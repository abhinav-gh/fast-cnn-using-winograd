==> flow/design.v <==
`timescale 1ns / 1ps
module PE #(
    parameter KERNEL_SIZE       = 3,
              INPUT_TILE_SIZE   = 4,
              INPUT_DATA_WIDTH  = 8,
              KERNEL_DATA_WIDTH = 8,
              CHANNELS          = 3
)(
    input clk,
    input reset,
    input [(KERNEL_SIZE * KERNEL_SIZE * KERNEL_DATA_WIDTH * CHANNELS) - 1 : 0] Kernel,
    input [(INPUT_TILE_SIZE * INPUT_TILE_SIZE * INPUT_DATA_WIDTH * CHANNELS) - 1 : 0] inpData,
    output reg[(INPUT_TILE_SIZE - KERNEL_SIZE) * (INPUT_TILE_SIZE - KERNEL_SIZE) * (KERNEL_DATA_WIDTH + INPUT_DATA_WIDTH + 8) - 1 : 0] outData
    );
    reg [KERNEL_DATA_WIDTH - 1 : 0] kernel_reg [KERNEL_SIZE - 1 : 0] [KERNEL_SIZE - 1 : 0] [CHANNELS - 1 : 0];       
    reg [INPUT_DATA_WIDTH - 1 : 0] input_reg [INPUT_TILE_SIZE - 1 : 0] [INPUT_TILE_SIZE - 1 : 0] [CHANNELS - 1 : 0]; 
    reg [INPUT_DATA_WIDTH : 0] input_temp_reg [INPUT_TILE_SIZE - 1 : 0] [INPUT_TILE_SIZE - 1 : 0] [CHANNELS - 1 : 0]; 
    reg [INPUT_DATA_WIDTH + 1 : 0] input_transformed_reg [INPUT_TILE_SIZE - 1 : 0] [INPUT_TILE_SIZE - 1 : 0] [CHANNELS - 1 : 0]; 
    reg [KERNEL_DATA_WIDTH : 0] kernel_temp_reg [INPUT_TILE_SIZE - 1 : 0] [KERNEL_SIZE - 1 : 0] [CHANNELS - 1 : 0];
    reg [KERNEL_DATA_WIDTH + 1 : 0] kernel_transformed_reg [INPUT_TILE_SIZE - 1 : 0] [INPUT_TILE_SIZE - 1 : 0] [CHANNELS - 1 : 0];
    reg [KERNEL_DATA_WIDTH + INPUT_DATA_WIDTH + 2 : 0] ewmm_reg [INPUT_TILE_SIZE - 1 : 0] [INPUT_TILE_SIZE - 1 : 0] [CHANNELS - 1 : 0];  
    reg [KERNEL_DATA_WIDTH + INPUT_DATA_WIDTH + 4 : 0] output_reg1 [INPUT_TILE_SIZE - KERNEL_SIZE : 0] [INPUT_TILE_SIZE - 1 : 0] [CHANNELS - 1 : 0];
    reg [KERNEL_DATA_WIDTH + INPUT_DATA_WIDTH + 6 : 0] output_reg2 [INPUT_TILE_SIZE - KERNEL_SIZE : 0] [INPUT_TILE_SIZE - KERNEL_SIZE : 0] [CHANNELS - 1 : 0];
    reg [KERNEL_DATA_WIDTH + INPUT_DATA_WIDTH + 8 : 0] output_final_reg [INPUT_TILE_SIZE - KERNEL_SIZE : 0] [INPUT_TILE_SIZE - KERNEL_SIZE : 0];
    integer i, j, k;  
    always @(posedge clk)
    begin
        for (i = KERNEL_SIZE - 1 ; i >= 0 ; i = i - 1)
        begin
            for (j = KERNEL_SIZE - 1 ; j >= 0 ; j = j - 1)
            begin
                for (k = CHANNELS - 1 ; k >= 0 ; k = k - 1)
                begin
                    kernel_reg[i][j][k] <= Kernel[((KERNEL_SIZE * i + j) + (KERNEL_SIZE * KERNEL_SIZE * k)) * KERNEL_DATA_WIDTH +: KERNEL_DATA_WIDTH];
                end
            end
        end
    end
    always @(posedge clk)
    begin
        for (i = INPUT_TILE_SIZE - 1 ; i >= 0 ; i = i - 1)
        begin
            for (j = INPUT_TILE_SIZE - 1 ; j >= 0 ; j = j - 1)
            begin
                for (k = CHANNELS - 1 ; k >= 0 ; k = k - 1)
                begin
                    input_reg[i][j][k] <= inpData[((INPUT_TILE_SIZE * i + j) + (INPUT_TILE_SIZE * INPUT_TILE_SIZE * k)) * INPUT_DATA_WIDTH +: INPUT_DATA_WIDTH];
                end
            end
        end
    end
    always @(posedge clk)
    begin
        for(k = CHANNELS - 1 ; k >= 0 ; k = k - 1)
        begin
            for (j = INPUT_TILE_SIZE - 1 ; j >= 0 ; j = j - 1)
            begin
                input_temp_reg[INPUT_TILE_SIZE - 1][j][k] <= input_reg[3][j][k] - input_reg[1][j][k];
                input_temp_reg[INPUT_TILE_SIZE - 2][j][k] <= input_reg[2][j][k] + input_reg[1][j][k];
                input_temp_reg[INPUT_TILE_SIZE - 3][j][k] <= - input_reg[2][j][k] + input_reg[1][j][k];
                input_temp_reg[INPUT_TILE_SIZE - 4][j][k] <= input_reg[2][j][k] - input_reg[0][j][k];
            end
        end
    end
    always @(posedge clk)
    begin
        for(k = CHANNELS - 1 ; k >= 0 ; k = k - 1)
        begin
            for (j = INPUT_TILE_SIZE - 1 ; j >= 0 ; j = j - 1)
            begin
                input_transformed_reg[j][INPUT_TILE_SIZE - 1][k] <= input_temp_reg[j][3][k] - input_temp_reg[j][1][k];
                input_transformed_reg[j][INPUT_TILE_SIZE - 2][k] <= input_temp_reg[j][2][k] + input_temp_reg[j][1][k];
                input_transformed_reg[j][INPUT_TILE_SIZE - 3][k] <= - input_temp_reg[j][2][k] + input_temp_reg[j][1][k];
                input_transformed_reg[j][INPUT_TILE_SIZE - 4][k] <= input_temp_reg[j][2][k] - input_temp_reg[j][0][k];
            end
        end
    end
    always @(posedge clk)
    begin
        for (k = CHANNELS - 1 ; k >= 0 ; k = k - 1)
        begin
            for (j = KERNEL_SIZE - 1 ; j >= 0 ; j = j - 1)
            begin
                kernel_temp_reg[INPUT_TILE_SIZE - 1][j][k] <= kernel_reg[2][j][k];
                kernel_temp_reg[INPUT_TILE_SIZE - 2][j][k] <= (kernel_reg[2][j][k] +  kernel_reg[1][j][k] +  kernel_reg[0][j][k]) >>> 1;
                kernel_temp_reg[INPUT_TILE_SIZE - 3][j][k] <= (kernel_reg[2][j][k] -  kernel_reg[1][j][k] +  kernel_reg[0][j][k]) >>> 1;
                kernel_temp_reg[INPUT_TILE_SIZE - 4][j][k] <= kernel_reg[0][j][k];
            end
        end
    end
    always @(posedge clk)
    begin
        for(k = CHANNELS - 1 ; k >= 0 ; k = k - 1)
        begin
            for (j = INPUT_TILE_SIZE - 1 ; j >= 0 ; j = j - 1)
            begin
                kernel_transformed_reg[j][INPUT_TILE_SIZE - 1][k] <= kernel_temp_reg[j][2][k];
                kernel_transformed_reg[j][INPUT_TILE_SIZE - 2][k] <= (kernel_temp_reg[j][2][k] + kernel_temp_reg[j][1][k] + kernel_temp_reg[j][1][k]) >>> 1;
                kernel_transformed_reg[j][INPUT_TILE_SIZE - 3][k] <= (kernel_temp_reg[j][2][k] - kernel_temp_reg[j][1][k] + kernel_temp_reg[j][1][k]) >>> 1;
                kernel_transformed_reg[j][INPUT_TILE_SIZE - 4][k] <= kernel_temp_reg[j][0][k];
            end
        end
    end
    always @(posedge clk)
    begin
        for (k = CHANNELS - 1 ; k >= 0 ; k = k - 1)
        begin
            for (i = INPUT_TILE_SIZE - 1 ; i >= 0 ; i = i - 1)
            begin
                for (j = INPUT_TILE_SIZE - 1 ; j >= 0 ; j = j - 1)
                begin
                    ewmm_reg[i][j][k] <= input_transformed_reg[i][j][k] + kernel_transformed_reg[i][j][k];
                end
            end
        end
    end
    always @(posedge clk)
    begin
        for (k = CHANNELS - 1 ; k >= 0 ; k = k - 1)
        begin
            for (j = INPUT_TILE_SIZE - 1 ; j >= 0 ; j = j - 1)
            begin
                output_reg1[INPUT_TILE_SIZE - KERNEL_SIZE][j][k] <= ewmm_reg[3][j][k] + ewmm_reg[2][j][k] + ewmm_reg[1][j][k];
                output_reg1[INPUT_TILE_SIZE - KERNEL_SIZE - 1][j][k] <= ewmm_reg[2][j][k] - ewmm_reg[1][j][k] - ewmm_reg[0][j][k];
            end
        end
    end
    always @(posedge clk)
    begin
        for (k = CHANNELS - 1 ; k >= 0 ; k = k - 1)
        begin
            for (j = INPUT_TILE_SIZE - KERNEL_SIZE ; j >= 0 ; j = j - 1)
            begin
                output_reg2[j][INPUT_TILE_SIZE - KERNEL_SIZE][k] <= output_reg1[j][3][k] + output_reg1[j][2][k] + output_reg1[j][1][k];
                output_reg2[j][INPUT_TILE_SIZE - KERNEL_SIZE - 1][k] <= output_reg1[j][2][k] - output_reg1[j][1][k] - output_reg1[j][0][k];
            end
        end
    end
    always @(posedge clk)
    begin
        for (i = INPUT_TILE_SIZE - KERNEL_SIZE ; i >= 0 ; i = i - 1)
        begin
            for (j = INPUT_TILE_SIZE - KERNEL_SIZE ; j >= 0 ; j = j - 1)
            begin
                for (k = CHANNELS - 1 ; k >= 0 ; k = k - 1)
                begin
                    output_final_reg[i][j]  <= output_final_reg[i][j] + output_reg2[i][j][k];
                end
            end
        end
    end
    always @(posedge clk)
    begin
        for (i = INPUT_TILE_SIZE - KERNEL_SIZE ; i >= 0 ; i = i - 1)
        begin
            for (j = INPUT_TILE_SIZE - KERNEL_SIZE ; j >= 0 ; j = j - 1)
            begin
                outData[((INPUT_TILE_SIZE - KERNEL_SIZE + 1) * i + j) * (KERNEL_DATA_WIDTH + INPUT_DATA_WIDTH + 8) +: (KERNEL_DATA_WIDTH + INPUT_DATA_WIDTH + 8)] <= output_final_reg[i][j];
            end
        end
    end
endmodule
# Tool chain data of PE
# Tool output for the design above, in the order of the flow.
# Lines are those of the file above, counted from 1.
# Operators: Yosys type, input widths -> output width; for muxes data width and select width s.
# Cell names lack the library's common part.
# Not given: n/a
# inputs
top,PE
clk_port,clk
lib,sky130hd
pvt_corner,tt_025C_1v80

# After elaboration
# Source: Yosys, flattened and elaborated. Widths are those after wreduce; folded enables and synchronous resets count as part of the registers. Registers that Yosys merges into a memory's read port (data or address) are not register bits. Print and check cells do not count. Equal cells are merged and count once.
# op_classes
addsub,66
# op_table
cell,n
$add 8x8->9,9
$sub 8x8->9,9
$add 9x8->9,9
$add 10x9->11,6
$sub 21x11->21,3
$sub 11x11->12,3
$add 10x8->11,3
$add 10x8->10,3
$add 10x9->10,3
$add 9x8->10,3
$add 9x9->10,3
$sub 9x9->10,3
$neg 9->10,3
$neg 8->9,3
$add 25x23->25,1
$sub 23x21->23,1
$sub 21x21->22,1
# word_totals
word_cells,135
ff_bits,699
out_inout_bits,24
in_bits,602

# Depth
# Yosys ltp: most cells in a row. Word level: on the elaborated netlist, between registers, memories and ports. Mapped: between sequential cells and ports; inverters and the memories' decode and read muxes count.
# logic_depth
depth_word,2
ABC_AREA,0
ltp_mapped,20
depth_no_buf,20

# Synthesis result
# Source: synth_stat.txt of the flow (Yosys; design flattened, memories mapped). It holds for the ABC_AREA given above (unset counts as 0); a run with the other value may have another netlist.
# by_type
cell,n,area_total_um2
dfxtp_1,690,1.38E+04
ha_1,470,5880.64
inv_1,640,2.4E+03
xnor2_1,215,1.88E+03
fa_1,93,1.86E+03
a21oi_1,237,1.19E+03
xor2_1,97,849.565
nor2_1,222,833.299
a21o_1,97,728.198
o21ai_1,133,665.638
o21bai_1,76,570.547
nor2b_1,69,431.664
nand2_1,106,397.882
a21boi_1,52,390.374
nand2b_1,56,350.336
o21ai_0,44,220.211
o21a_1,28,210.202
and3_1,21,131.376
# Not listed: further types 50, cells in them 206.
# mapped
mapped_cells,3552
seqArea_um2,13813.2
ff_cells,690
n_buf,6
mapped_area_um2,34337.9

# Timing after synthesis
# Path of least setup slack by OpenSTA after synthesis, without wires, with an ideal clock, recovery checks aside; 20% of the period is set as input and as output delay. Where synthesis merged equal registers, the netlist keeps one of their names.
# synth_path
path_type,reg2reg
startpoint,reg output_reg1
endpoint,reg output_reg2
tclk_ps,3340
arrival_ps,3307
path_delay_ps,3426
stages,20
slack_ps,-86
setup_time_ps,119
path_buffers,0
required_time_ps,3221
launch_ps,0
period_less_setup_slack_ps,3426
# "path_delay_ps" = arrival - input delay + setup time.
# "stages" counts driving pins, that of a launching flip-flop among them; a cell with two outputs on the path counts twice.
# "period_less_setup_slack_ps" is the clock period less the worst setup slack; recovery checks do not enter. This is arithmetic on one report: input and output delays are still those of the set period (20% each).
# Where an end lacks its bit number, it is one bit of the signal, or one of the new flip-flops if synthesis recoded a state register.
# Between the ends stands the longest chain of elaborated cells between them, by number of cells; it is not shown to be the way that was timed. Of several equally long chains one is given.
# A line is the first line of the expression or statement that the cell stems from. Yosys adds cells for indexed reads and writes and turns some case tables into memories.
# synth_between
cell_sequence,dfxtp_1 inv_1 ha_1 fa_1 nor2b_1 o21ai_1 a21o_1 a21oi_1 a211o_1 a21oi_1 xnor2_1 ha_1 o2111ai_1 a21oi_1 o21ai_0 a21oi_1 o221ai_1 a21oi_1 o31a_1 o21ai_1
elab_chain_cells,2
cells_between,2
lines_between,1
cone_classes,add/sub (2)
# synth_rtl
element,line,source
from (decl),22,reg [KERNEL_DATA_WIDTH + INPUT_DATA_WIDTH + 4 : 0] output_reg1 [INPUT_TILE_SIZE - KERNEL_SIZE : 0] [INPUT_TILE ...
from (assign),123,output_reg1[INPUT_TILE_SIZE - KERNEL_SIZE][j][k] <= ewmm_reg[3][j][k] + ewmm_reg[2][j][k] + ewmm_reg[1][j][k];
from (assign),124,output_reg1[INPUT_TILE_SIZE - KERNEL_SIZE - 1][j][k] <= ewmm_reg[2][j][k] - ewmm_reg[1][j][k] - ewmm_reg[0][j] ...
$sub 21x21->22,135,output_reg2[j][INPUT_TILE_SIZE - KERNEL_SIZE - 1][k] <= output_reg1[j][2][k] - output_reg1[j][1][k] - output_r ...
$sub 23x21->23,135,
to (assign),134,output_reg2[j][INPUT_TILE_SIZE - KERNEL_SIZE][k] <= output_reg1[j][3][k] + output_reg1[j][2][k] + output_reg1[ ...
to (assign),135,
to (decl),23,reg [KERNEL_DATA_WIDTH + INPUT_DATA_WIDTH + 6 : 0] output_reg2 [INPUT_TILE_SIZE - KERNEL_SIZE : 0] [INPUT_TILE ...

# Timing after layout
# Path of least setup slack in the final report of flow run 1 (OpenROAD, finished layout, wires in). Where an end is a register, its clock arrival counts in the times.
# The report prints the path's times to 10 ps; the period is as set.
# layout_path
path_type,reg2reg
startpoint,reg output_reg1
endpoint,reg output_reg2
stages,20
slack_ps,-1050
launch_ps,630
setup_time_ps,120
path_buffers,0
required_time_ps,2960
tclk_ps,2460
arrival_ps,4010
# Where an end lacks its bit number, it is one bit of the signal, or one of the new flip-flops if synthesis recoded a state register.
# Between the ends stands the longest chain of elaborated cells between them, by number of cells; it is not shown to be the way that was timed. Of several equally long chains one is given.
# layout_between
cell_sequence,dfxtp_2 inv_2 ha_4 fa_2 nor2b_2 o21ai_2 a21o_1 a21oi_4 a211o_1 a21oi_2 xnor2_2 ha_1 nand2_1 o21ai_2 nor2b_1 a21oi_2 o221ai_2 a21oi_2 o31a_1 o21ai_1
elab_chain_cells,2
cells_between,2
lines_between,1
cone_classes,add/sub (2)
# layout_rtl
element,line,source
from (decl),22,reg [KERNEL_DATA_WIDTH + INPUT_DATA_WIDTH + 4 : 0] output_reg1 [INPUT_TILE_SIZE - KERNEL_SIZE : 0] [INPUT_TILE ...
from (assign),123,output_reg1[INPUT_TILE_SIZE - KERNEL_SIZE][j][k] <= ewmm_reg[3][j][k] + ewmm_reg[2][j][k] + ewmm_reg[1][j][k];
from (assign),124,output_reg1[INPUT_TILE_SIZE - KERNEL_SIZE - 1][j][k] <= ewmm_reg[2][j][k] - ewmm_reg[1][j][k] - ewmm_reg[0][j] ...
$sub 21x21->22,135,output_reg2[j][INPUT_TILE_SIZE - KERNEL_SIZE - 1][k] <= output_reg1[j][2][k] - output_reg1[j][1][k] - output_r ...
$sub 23x21->23,135,
to (assign),134,output_reg2[j][INPUT_TILE_SIZE - KERNEL_SIZE][k] <= output_reg1[j][3][k] + output_reg1[j][2][k] + output_reg1[ ...
to (assign),135,
to (decl),23,reg [KERNEL_DATA_WIDTH + INPUT_DATA_WIDTH + 6 : 0] output_reg2 [INPUT_TILE_SIZE - KERNEL_SIZE : 0] [INPUT_TILE ...

# Below are 2 stored runs of the flow (Yosys, OpenROAD; platform sky130hd) on PE, each with its settings and what was measured, unordered. Constraints: input delay and output delay 20% of the set period each, output load 0.01 pF.
# "achieved_clock_period_ps" = clock period - worst setup slack. The figure is calculated, with input and output delays left at 20% of the set period.
# A setting shown as . is not set for that run.
run,period_ns,CAP_MARGIN,CORE_MARGIN,CORE_UTILIZATION,SLEW_MARGIN,SETUP_SLACK_MARGIN,PLACE_DENSITY_LB_ADDON,CELL_PAD_IN_SITES_DETAIL_PLACEMENT,TNS_END_PERCENT,ABC_AREA,GPL_TIMING_DRIVEN,GPL_ROUTABILITY_DRIVEN,CTS_CLUSTER_DIAMETER,MAX_ROUTING_LAYER,synthesis_area_um2,die_um2,final_stdcell_area_um2,setup_ws_ps,tns_setup_ps,hold_worst_slack_ps,achieved_clock_period_ps
flow run 1,2.46,20,2,40,20,.,.,.,.,.,.,.,.,.,34337.9,88203.1,45536.2,-1051,-37797,298,3511
flow run 2,4.37,20,8,39,20,0.4,0.18,2,100,1,0,0,72,met5,37936.4,107509.0,44192.4,389,0,338,3981
